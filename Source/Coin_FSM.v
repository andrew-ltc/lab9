==> flow/design.v <==
`timescale 1ns / 1ps
module Coin_FSM(
    input clk, reset_n,
    input c5, c10, c25, item_taken,
    output dispense, r5, r10, r20,
    output state0, state1, state2, state3, state4, state5, state6, state7, state8, state9    
    );
    reg [4:0] state_reg, state_next;
    localparam  s0 = 0, s1 = 1, s2 = 2, 
                s3 = 3, s4 = 4, s5 = 5, 
                s6 = 6, s7 = 7, s8 = 8, s9 = 9;
    always @(posedge clk, negedge reset_n)
    begin
        if(~reset_n)
            state_reg <= s0;
        else
            state_reg <= state_next;
    end 
    always @(*)
    begin
        case(state_reg)
            s0: if(c5)          state_next = s1;
                else if(c10)    state_next = s2;
                else if(c25)    state_next = s5;
                else            state_next = s0;
            s1: if(c5)          state_next = s2;
                else if(c10)    state_next = s3;
                else if(c25)    state_next = s6;
                else            state_next = s1;
            s2: if(c5)          state_next = s3;
                else if(c10)    state_next = s4;
                else if(c25)    state_next = s7;
                else            state_next = s2;
            s3: if(c5)          state_next = s4;
                else if(c10)    state_next = s5;
                else if(c25)    state_next = s8;
                else            state_next = s3;
            s4: if(c5)          state_next = s5;
                else if(c10)    state_next = s6;
                else if(c25)    state_next = s9;
                else            state_next = s4;
            s5: if(item_taken)  state_next = s0;
                else            state_next = s5;
            s6: if(item_taken)  state_next = s0;
                else            state_next = s6;
            s7: if(item_taken)  state_next = s0;
                else            state_next = s7;
            s8: if(item_taken)  state_next = s0;
                else            state_next = s8;
            s9: if(item_taken)  state_next = s0;
                else            state_next = s9;
            default: state_next = state_reg;
        endcase
    end
    assign dispense = ((state_reg == s5) | (state_reg == s6) | 
                        (state_reg == s7) | (state_reg == s8) |
                        (state_reg == s9));
    assign r5 = ((state_reg == s6) | (state_reg == s8));
    assign r10 = ((state_reg == s7) | (state_reg == s8));
    assign r20 = (state_reg == s9);
    assign state0 = (state_reg == s0);
    assign state1 = (state_reg == s1);
    assign state2 = (state_reg == s2);
    assign state3 = (state_reg == s3);
    assign state4 = (state_reg == s4);
    assign state5 = (state_reg == s5);
    assign state6 = (state_reg == s6);
    assign state7 = (state_reg == s7);
    assign state8 = (state_reg == s8);
    assign state9 = (state_reg == s9);
endmodule
# ---- Tool chain data of Coin_FSM
# The steps from the RTL of Coin_FSM to its reports follow in flow order.
# Line numbers count from 1 in the design file above.
# Operators: Yosys type, input widths -> output width; for muxes data width and select width s.
# Cell names lack the library's common part.
# The mark - stands for no value.
dict set report setup {
  design {Coin_FSM}
  clock {clk}
  library {sky130hd}
  lib_corner {tt_025C_1v80}
}

# ---- Elaborated design
# Counts by Yosys on the flattened word-level netlist (proc, flatten, opt, wreduce; memories kept). Register bits leave out memories and registers merged into their read ports (data or address). Print and check cells are left out. Cells with the same type and inputs are merged into one.
dict set report classes {
  eq_ne 9
  n_mux 21
  bitwise 6
  reduce_and_logical 2
}
# cell count
set op_table {}
lappend op_table {{$pmux 5 s10} 1}
lappend op_table {{$mux 3} 12}
lappend op_table {{$mux 4} 8}
lappend op_table {{$eq 5x3->1 const B} 4}
lappend op_table {{$reduce_bool 10->1} 1}
lappend op_table {{$eq 5x2->1 const B} 2}
lappend op_table {{$eq 5x4->1 const B} 2}
lappend op_table {{$or 1x1->1} 6}
lappend op_table {{$eq 5x1->1 const B} 1}
lappend op_table {{$logic_not 5->1} 1}
dict set report bits {
  regBits 5
  out_inout_bits 14
}

# ---- Depth
# Yosys ltp: most cells in a row. Word level: on the elaborated netlist, between registers, memories and ports. Mapped: between sequential cells and ports; inverters and the memories' decode and read muxes count.
dict set report logic_depth {
  word_depth 5
  abc_area 0
  depth_mapped 4
  depth_no_buf 3
}

# ---- Synthesis result
# Yosys stat after the flow's synthesis: flattened, memories mapped to cells. It holds for the ABC_AREA given above (unset counts as 0); a run with the other value may have another netlist.
dict set report mapped {
  stdcells 44
  mapped_area_um2 454.2
  seqArea_um2 251.5
  ffs 10
  buf_cells 3
}
# cell_type count
set by_type {}
lappend by_type {dfrtp_1 9}
lappend by_type {a32o_1 4}
lappend by_type {a22oi_1 4}
lappend by_type {dfstp_2 1}
lappend by_type {nand2_1 7}
lappend by_type {o21ai_0 5}
lappend by_type {or4_4 1}
lappend by_type {a22o_1 1}
lappend by_type {and3b_1 1}
lappend by_type {buf_4 1}
lappend by_type {clkbuf_1 2}
lappend by_type {inv_1 2}
lappend by_type {nor2_1 2}
lappend by_type {or2_1 1}
lappend by_type {or2_2 1}
lappend by_type {a21oi_1 1}
lappend by_type {nand3_1 1}

# ---- Timing after synthesis
# Path of least setup slack by OpenSTA after synthesis, without wires, with an ideal clock, recovery checks aside; 20% of the period is set as input and as output delay. Where synthesis merged equal registers, the netlist keeps one of their names.
dict set report synth_path {
  path_type {reg2out}
  from {register state_reg}
  to {output port dispense}
  tclk_ns 1.69
  output_delay_ns 0.338
  arrival_time_ns 1.136
  setup_slack_ns 0.216
  path_delay_ns 1.136
  path_stages 3
  path_buffers 0
  synth_period_reached_ns 1.474
}
# "path_delay_ns" is the arrival time less input delay plus setup time.
# At an output port there is no setup time.
# "path_stages" counts driving pins, that of a launching flip-flop among them; a cell with two outputs on the path counts twice.
# "synth_period_reached_ns" = period - worst setup slack (recovery checks aside). The figure is calculated, with input and output delays left at 20% of the set period.
# Where an end lacks its bit number, it is one bit of the signal, or one of the new flip-flops if synthesis recoded a state register.
dict set report synth_via {
  path_cell_list {dfrtp_1 or2_1 or4_4}
}
# element line
set synth_lines {}
lappend synth_lines {{from (decl)} 8} ;# reg [4:0] state_reg, state_next;
lappend synth_lines {{from (assign)} 15} ;# state_reg <= s0;
lappend synth_lines {{from (assign)} 17} ;# state_reg <= state_next;
lappend synth_lines {{to (decl)} 5} ;# output dispense, r5, r10, r20,
# No chain of elaborated cells between the ends is given.
# Nets of the timed path that keep an RTL name, with a line that drives or declares them; the list need not be complete.
# signal line
set synth_named_nets {}
lappend synth_named_nets {r5 58} ;# assign r5 = ((state_reg == s6) | (state_reg == s8));

# Settings of 2 stored flow runs for module Coin_FSM (sky130hd), not sorted in any way. The constraints put input and output delay at 20% of the set period each and load the outputs with 0.01 pF.
run="flow run A" settings period_ns=1.76 CORE_UTILIZATION=61 SETUP_SLACK_MARGIN=0.1 PLACE_DENSITY_LB_ADDON=0.08 CORE_ASPECT_RATIO=0.69 CELL_PAD_IN_SITES_GLOBAL_PLACEMENT=3 CELL_PAD_IN_SITES_DETAIL_PLACEMENT=0 TNS_END_PERCENT=35 CTS_CLUSTER_SIZE=25 SLEW_MARGIN=10 MIN_ROUTING_LAYER="met2" CAP_MARGIN=20 CORE_MARGIN=2
run="flow run A" outcome="unfinished; error PDN-0185 in floorplanning"
run="flow run B" settings period_ns=1.37 CORE_UTILIZATION=49 SETUP_SLACK_MARGIN=-0.03 PLACE_DENSITY_LB_ADDON=0.01 CORE_ASPECT_RATIO=0.68 CORE_MARGIN=6 TNS_END_PERCENT=10 SLEW_MARGIN=10 MIN_ROUTING_LAYER="met2" CAP_MARGIN=20
run="flow run B" outcome="unfinished; error PDN-0185 in floorplanning"
